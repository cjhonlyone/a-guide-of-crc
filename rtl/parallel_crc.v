==> flow/design.v <==
module parallel_crc_ccitt #(
    parameter [15:0] init_value = 16'h0000)
    (
    input clk     ,
    input reset   ,
    input enable  ,
    input init    ,
    input [8:1] x ,
    output [15:0] crc_out
    );
reg   [16:1] c;
assign crc_out = c[16:1];
always @ (posedge clk) begin
    if (reset) begin
        c <= init_value;
    end else if (enable) begin
        if (init) begin
            c <= init_value;
        end else begin
            c[16] <= c[8] ^ c[12] ^ c[16] ^ x[4] ^ x[8];
            c[15] <= c[7] ^ c[11] ^ c[15] ^ x[3] ^ x[7];
            c[14] <= c[6] ^ c[10] ^ c[14] ^ x[2] ^ x[6];
            c[13] <= c[5] ^ c[9] ^ c[13] ^ c[16] ^ x[1] ^ x[5] ^ x[8];
            c[12] <= c[4] ^ c[15] ^ x[7];
            c[11] <= c[3] ^ c[14] ^ x[6];
            c[10] <= c[2] ^ c[13] ^ x[5];
            c[9] <= c[1] ^ c[12] ^ c[16] ^ x[4] ^ x[8];
            c[8] <= c[11] ^ c[15] ^ c[16] ^ x[3] ^ x[7] ^ x[8];
            c[7] <= c[10] ^ c[14] ^ c[15] ^ x[2] ^ x[6] ^ x[7];
            c[6] <= c[9] ^ c[13] ^ c[14] ^ x[1] ^ x[5] ^ x[6];
            c[5] <= c[13] ^ x[5];
            c[4] <= c[12] ^ c[16] ^ x[4] ^ x[8];
            c[3] <= c[11] ^ c[15] ^ x[3] ^ x[7];
            c[2] <= c[10] ^ c[14] ^ x[2] ^ x[6];
            c[1] <= c[9] ^ c[13] ^ x[1] ^ x[5];
        end
    end
end
endmodule
* Step by step through the tools: parallel_crc_ccitt
The steps from the RTL of parallel_crc_ccitt to its reports follow in flow order.
Line numbers count from 1 in the design file above.
Operators: Yosys type, input widths -> output width; for muxes data width and select width s.
Library cell names are shortened.
A cell with - has no value.
- Top :: parallel_crc_ccitt
- Clock :: clk
- Cell library :: sky130hd
- Corner :: tt_025C_1v80

* Word-level counts
Yosys after proc, flatten, opt, wreduce and memory -nomap, before mapping. Enables and synchronous resets that opt folds into registers are not counted as muxes. Memory bits, and registers merged into a memory's read port (data or address), are not among the register bits. Print and check cells are not counted. Equal cells are merged and count once.
- Register bits :: 16
- Bits of input ports :: 12
- Output and inout bits :: 16
- Word-level cells :: 85
- Multiplexer cells :: 16
- Bitwise gates (word level) :: 53
** Operators by type and width (number)
- $xor 1x1->1 :: 53
- $mux 1 :: 16

* Longest topological paths
Longest topological path by Yosys (ltp), each cell counted once; first at word level (registers and memories cut), then after technology mapping (sequential cells cut; the memories' decode and read muxes count).
- Word-level depth :: 7
- ABC_AREA :: 1
- Depth in mapped cells :: 8
- Mapped depth without buffers :: 8

* Netlist
Source: synth_stat.txt of the flow (Yosys; design flattened, memories mapped). It holds for the ABC_AREA given above (unset counts as 0); a run with the other value may have another netlist.
The area totals of this step are shown rounded.
- Mapped cells :: 221
- Mapped area :: 1300 µm²
- Area of sequential cells :: 320 µm²
- Flip-flop cells :: 16
- Buffer cells :: 4
** Cell types
- nand2_1 :: number 103, area in all 386.621 µm²
- dfxtp_1 :: number 16, area in all 320.307 µm²
- nand3_1 :: number 36, area in all 180.173 µm²
- a21oi_1 :: number 13, area in all 65.062 µm²
- inv_1 :: number 17, area in all 63.811 µm²
- nand2_2 :: number 9, area in all 56.304 µm²
- a21oi_2 :: number 3, area in all 26.275 µm²
- xnor2_1 :: number 3, area in all 26.275 µm²
- inv_2 :: number 6, area in all 22.522 µm²
- nand2_4 :: number 2, area in all 22.522 µm²
- xor2_1 :: number 2, area in all 17.517 µm²
- clkbuf_8 :: number 1, area in all 13.763 µm²
- or2_2 :: number 2, area in all 12.512 µm²
- nor2_4 :: number 1, area in all 11.261 µm²
- nand3_2 :: number 1, area in all 10.01 µm²
- nand3b_1 :: number 1, area in all 7.507 µm²
- nor2_1 :: number 2, area in all 7.507 µm²
- buf_2 :: number 1, area in all 5.005 µm²
Not listed: further types 2, cells in them 2.

* Worst setup path after synthesis
Path of least setup slack by OpenSTA after synthesis, without wires, with an ideal clock, recovery checks aside; 20% of the period is set as input and as output delay. Where synthesis merged equal registers, the netlist keeps one of their names.
- Path kind :: flip-flop to flip-flop
- Start point :: register c[15]
- End point :: register c[12]
- Clock period :: 1.43 ns
- Library setup time :: 0.127 ns
- Time at the first pin :: 0.000 ns
- Arrival time :: 0.971 ns
- Data required time :: 1.303 ns
- Path slack :: 0.332 ns
- Path delay :: 1.098 ns
- Stages on the path :: 5
- Period reached after synthesis :: 1.098 ns
"path delay" is the arrival time less input delay plus setup time.
"stages on the path" counts driving pins, that of a launching flip-flop among them; a cell with two outputs on the path counts twice.
"period reached after synthesis" is the clock period less the worst setup slack; recovery checks do not enter. This is arithmetic on one report: input and output delays are still those of the set period (20% each).
The rows between start and end are the longest chain of elaborated cells between them; the timing report does not say that the signal goes this way. Where chains are equally long, one stands for them.
A line is the first line of the expression or statement that the cell stems from. Yosys adds cells for indexed reads and writes and turns some case tables into memories.
A register here has more assigning lines than the two given.
- Path through :: dfxtp_1 > xor2_1 > or2_2 > nand3_1 > a21oi_1
- Length of the longest elaborated chain :: 3
- Elaborated cells on any way between the ends :: 3
- Source lines of those cells :: 2
** RTL lines, path after synthesis
- start: declaration :: RTL line 11 : reg   [16:1] c;
- start: assignment :: RTL line 15 : c <= init_value;
- start: assignment :: RTL line 18 : c <= init_value;
- $xor 1x1->1 (2 in a row) :: RTL line 24 : c[12] <= c[4] ^ c[15] ^ x[7];
- $mux 1 :: RTL line 17 : if (init) begin
- end: assignment :: RTL line 15
- end: assignment :: RTL line 18
- end: declaration :: RTL line 11

* Worst path after layout
From the final timing report of run B: the path of least setup slack in the routed layout; clock arrival at registers is part of the times.
- Path kind :: flip-flop to flip-flop
- Start point :: register c[15]
- End point :: register c[12]
- Clock period :: 1.18 ns
- Library setup time :: 0.10 ns
- Time at the first pin :: 0.25 ns
- Arrival time :: 1.28 ns
- Data required time :: 1.32 ns
- Path slack :: 0.05 ns
- Stages on the path :: 6
The rows between start and end are the longest chain of elaborated cells between them; the timing report does not say that the signal goes this way. Where chains are equally long, one stands for them.
A register here has more assigning lines than the two given.
- Path through :: dfxtp_2 > buf_6 > xor2_1 > or2_2 > nand3_1 > a21oi_1
- Length of the longest elaborated chain :: 3
- Elaborated cells on any way between the ends :: 3
- Source lines of those cells :: 2
** RTL lines, path post-layout
- start: declaration :: RTL line 11 : reg   [16:1] c;
- start: assignment :: RTL line 15 : c <= init_value;
- start: assignment :: RTL line 18 : c <= init_value;
- $xor 1x1->1 (2 in a row) :: RTL line 24 : c[12] <= c[4] ^ c[15] ^ x[7];
- $mux 1 :: RTL line 17 : if (init) begin
- end: assignment :: RTL line 15
- end: assignment :: RTL line 18
- end: declaration :: RTL line 11

Data sheet: physical implementation of parallel_crc_ccitt

Measured data: module parallel_crc_ccitt, platform sky130hd, 2 stored runs of the flow under differing settings, order arbitrary. Input and output delays are each 20% of the period that was set; the output load is 0.01 pF.
"period achieved" = clock period - worst setup slack. The figure is calculated, with input and output delays left at 20% of the set period.
"allowed time less slack (worst setup path)": the worst setup path's part of the clock period (all of it between registers, 20% less for each end at a port) less its slack. A launch clock that arrives late makes it longer, a capture clock that arrives late makes it shorter.
"total power of the final layout" is the tool's figure for a default switching activity; nothing was simulated.
Results are given in rounded form.

* Run A
** Files
==> flow/run.sh <==
#!/bin/bash
# the make line also repeats the synthesis and layout settings of config.mk as NAME=value (left out here)
make -C /OpenROAD-flow-scripts/flow DESIGN_CONFIG=/design/flow/config.mk WORK_HOME=/design/flow/orfs CLKGATE_MAP_FILE= finish
==> flow/config.mk <==
export PLATFORM = sky130hd
export DESIGN_NAME = parallel_crc_ccitt
export DESIGN_NICKNAME = parallel_crc_ccitt
export VERILOG_FILES = /design/flow/design.v
export SDC_FILE = /design/flow/constraint.sdc
export NUM_CORES = 4
export LEC_CHECK = 0
export CAP_MARGIN = 20
export CELL_PAD_IN_SITES_GLOBAL_PLACEMENT = 3
export CORE_MARGIN = 8
export CORE_UTILIZATION = 48
export MAX_ROUTING_LAYER = met5
export MIN_ROUTING_LAYER = met1
export SLEW_MARGIN = 20
export TNS_END_PERCENT = 20
==> flow/constraint.sdc <==
create_clock -name core_clock -period 0.955 [get_ports {clk}]
set_input_delay 0.1910 -clock core_clock [delete_from_list [all_inputs] [get_ports {clk}]]
set_output_delay 0.1910 -clock core_clock [all_outputs]
set_load 0.01 [all_outputs]
** Results
Not finished: placement ended with error GPL-0301.

* Run B
** Files
==> flow/run.sh <==
#!/bin/bash
# the make line also repeats the synthesis and layout settings of config.mk as NAME=value (left out here)
make -C /OpenROAD-flow-scripts/flow DESIGN_CONFIG=/design/flow/config.mk WORK_HOME=/design/flow/orfs CLKGATE_MAP_FILE= finish
==> flow/config.mk <==
export PLATFORM = sky130hd
export DESIGN_NAME = parallel_crc_ccitt
export DESIGN_NICKNAME = parallel_crc_ccitt
export VERILOG_FILES = /design/flow/design.v
export SDC_FILE = /design/flow/constraint.sdc
export NUM_CORES = 4
export LEC_CHECK = 0
export ABC_AREA = 1
export CAP_MARGIN = 20
export CORE_MARGIN = 2
export CORE_UTILIZATION = 28
export CTS_CLUSTER_SIZE = 16
export GPL_ROUTABILITY_DRIVEN = 1
export MAX_ROUTING_LAYER = met4
export PLACE_DENSITY_LB_ADDON = 0.19
export SETUP_SLACK_MARGIN = -0.0
export SLEW_MARGIN = 20
export TNS_END_PERCENT = 50
==> flow/constraint.sdc <==
create_clock -name core_clock -period 1.18 [get_ports {clk}]
set_input_delay 0.2360 -clock core_clock [delete_from_list [all_inputs] [get_ports {clk}]]
set_output_delay 0.2360 -clock core_clock [all_outputs]
set_load 0.01 [all_outputs]
** Results
- Synthesized cell area :: 1300 µm²
- Die footprint :: 5100 µm²
- Standard-cell area after routing :: 1900 µm²
- Utilization :: 0.44
- Worst slack on setup checks :: 0.046 ns
- Total negative slack on setup checks :: 0.000 ns
- Worst hold slack after layout :: 0.48 ns
- Total power of the final layout :: 1700 uW
- Period achieved :: 1.134 ns
- Allowed time less slack (worst setup path) :: 1.13 ns
- Worst setup path kind :: flip-flop to flip-flop
