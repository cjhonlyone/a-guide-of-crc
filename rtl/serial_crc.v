==> flow/design.v <==
module serial_crc_ccitt #(
    parameter [15:0] init_value = 16'h0000)
    (
    input clk     ,
    input reset   ,
    input enable  ,
    input init    ,
    input m ,
    output [15:0] crc_out
    );
reg   [15:0] c;
assign crc_out = c;
always @ (posedge clk) begin
    if (reset) begin
        c <= init_value;
    end else if (enable) begin
        if (init) begin
            c <= init_value;
        end else begin
            c[0]  <= c[15] ^ m;
            c[1]  <= c[0];
            c[2]  <= c[1];
            c[3]  <= c[2];
            c[4]  <= c[3];
            c[5]  <= c[4] ^ c[15] ^ m;
            c[6]  <= c[5];
            c[7]  <= c[6];
            c[8]  <= c[7];
            c[9]  <= c[8];
            c[10] <= c[9];
            c[11] <= c[10];
            c[12] <= c[11] ^ c[15] ^ m;
            c[13] <= c[12];
            c[14] <= c[13];
            c[15] <= c[14];
        end
    end
end
endmodule
Reports on serial_crc_ccitt. What the tools print for serial_crc_ccitt, step after step. Line numbers count from 1 in the design file above. Operators carry their Yosys type and port widths (W data, S select, Z words). Library cell names are shortened. Not given: -

Design top: serial_crc_ccitt. Clock input: clk. Library: sky130hd. Corner: tt_025C_1v80.

After elaboration. Counts by Yosys on the flattened word-level netlist (proc, flatten, opt, wreduce; memories kept). Register bits leave out memories and registers merged into their read ports (data or address); mux counts leave out enables and synchronous resets folded into registers. Print and check cells are left out. Cells with the same type and inputs are merged into one.

For output and inout bits the number is 16. The entry for bits in registers reads 16. The figure for input port bits is 5.

Under multiplexer cells stands 16. For bitwise gates (word level) the number is 5.

Operators by type and width (count): $mux W1 (16); $xor A1 B1 Y1 (5).

Depth. Longest topological path by Yosys (ltp), each cell counted once; first at word level (registers and memories cut), then after technology mapping (sequential cells cut; the memories' decode and read muxes count).

The figure for word-level depth is 3. For ABC_AREA the number is 0. The entry for gate-level depth with buffers reads 4. Under mapped depth without buffers stands 3.

Netlist. The flow's flattened synthesis, as Yosys stat reports it; memories are mapped. The netlist is that of the ABC_AREA named above (0 if unset); the other value can give another one.

Cells by type (count): dfxtp_1 (16); nand3b_1 (13); nand2b_1 (15); a21oi_1 (14); nand4b_1 (2); o221ai_1 (2); xor2_2 (1); buf_2 (3); buf_4 (2); nor2b_1 (2); nand3_1 (2); nor2_2 (1); clkbuf_1 (1); nor2_1 (1).

The figure for cell count is 75. The entry for mapped area reads 0.0006994 mm2. The figure for flip-flop cells is 16. The entry for buffers reads 6.

Worst setup path after synthesis. OpenSTA on the mapped netlist: ideal clock, no wires. The path of least setup slack (recovery checks aside). Input and output delay are each 20% of the period. Register names are those of the netlist, which keeps one name where synthesis merged equal registers.

Path kind: reg2reg. From: register c[15]. To: register c[5]. Buffers on the path: 0. Clock period: 1.42 ns. Arrival: 0.759 ns. The entry for stages on the path reads 3. Slack: 0.525 ns. Under path delay stands 0.896 ns. Synthesis period reached: 0.895 ns.

"path delay" = arrival - input delay + setup time. "stages on the path" counts driving pins, that of a launching flip-flop among them; a cell with two outputs on the path counts twice. "synthesis period reached" is the clock period less the worst setup slack; recovery checks do not enter. This is arithmetic on one report: input and output delays are still those of the set period (20% each). Between the ends stands the longest chain of elaborated cells between them, by number of cells; it is not shown to be the way that was timed. Of several equally long chains one is given. A line is the first line of the expression or statement that the cell stems from. Yosys adds cells for indexed reads and writes and turns some case tables into memories. A register here has more assigning lines than the two given.

Cell sequence: dfxtp_1 > xor2_2 > o221ai_1. For length of the longest elaborated chain the number is 3.

RTL lines, path post-synthesis: start, declared (RTL line 11) `reg   [15:0] c;`; start, assigned (RTL line 15) `c <= init_value;`; start, assigned (RTL line 18) `c <= init_value;`; $xor A1 B1 Y1 (2 in a row) (RTL line 25) `c[5]  <= c[4] ^ c[15] ^ m;`; $mux W1 (RTL line 17) `if (init) begin`; end, assigned (RTL line 15); end, assigned (RTL line 18); end, declared (RTL line 11).

Timing after layout. From the final timing report of flow run A: the path of least setup slack in the routed layout; clock arrival at registers is part of the times.

Path kind: reg2out. From: register c[15]. To: output port crc_out[15]. Clock period: 0.818 ns. The entry for stages on the path reads 3. External output delay: 0.16 ns. Buffers on the path: 2. Arrival: 0.83 ns. Slack: -0.17 ns.

A register here has more assigning lines than the two given.

Cell sequence: dfxtp_4 > buf_4 > buf_6. For length of the longest elaborated chain the number is 0.

RTL lines, path after layout: start, declared (RTL line 11) `reg   [15:0] c;`; start, assigned (RTL line 15) `c <= init_value;`; start, assigned (RTL line 18) `c <= init_value;`; end, declared (RTL line 9) `output [15:0] crc_out`.

==> runs of serial_crc_ccitt <==
Stored flow runs of serial_crc_ccitt (2 of them; Yosys, OpenROAD, sky130hd). They differ in their settings and are not a sequence. Constraints: input delay and output delay 20% of the set period each, output load 0.01 pF. By "clock period reached" is meant the clock period of the run minus its worst setup slack. This is arithmetic on one report: input and output delays are still those of the set period (20% each). "worst setup path time": the worst setup path's part of the clock period (all of it between registers, 20% less for each end at a port) less its slack. A launch clock that arrives late makes it longer, a capture clock that arrives late makes it shorter. "total design power" is the tool's figure for a default switching activity; nothing was simulated.

Flow run A has these settings: period_ns 0.818; CORE_UTILIZATION 18; SETUP_SLACK_MARGIN 0.24; PLACE_DENSITY 0.71; CORE_MARGIN 9; CELL_PAD_IN_SITES_GLOBAL_PLACEMENT 3; TNS_END_PERCENT 50; CTS_CLUSTER_SIZE 43; SLEW_MARGIN 5; MIN_ROUTING_LAYER met1; CAP_MARGIN 20. For the worst setup slack after layout the run shows -0.172 ns. The final design utilization stands at 34.6%. The total design power stands at 1578 uW. The total negative setup slack comes to -1.003 ns. The chip area in the Yosys report stands at 0.0006994 mm2. For the final worst hold slack the run shows 0.426 ns. The std-cell area (final layout) reads 0.0012875 mm2. For the die footprint the run shows 0.0064537 mm2. The measured worst setup path time is 0.83 ns. Kind of the worst setup path: reg2out. For the clock period reached the run shows 0.990 ns.

Flow run B has these settings: period_ns 0.836; CAP_MARGIN 20; CORE_MARGIN 2; CORE_UTILIZATION 40; SLEW_MARGIN 20. For the worst setup slack after layout the run shows -0.140 ns. The final design utilization stands at 71.8%. The total design power stands at 1493 uW. The total negative setup slack comes to -1.404 ns. The chip area in the Yosys report stands at 0.0006994 mm2. For the final worst hold slack the run shows 0.309 ns. The std-cell area (final layout) reads 0.0012124 mm2. For the die footprint the run shows 0.002099 mm2. The measured worst setup path time is 0.98 ns. Kind of the worst setup path: reg2reg. For the clock period reached the run shows 0.976 ns.
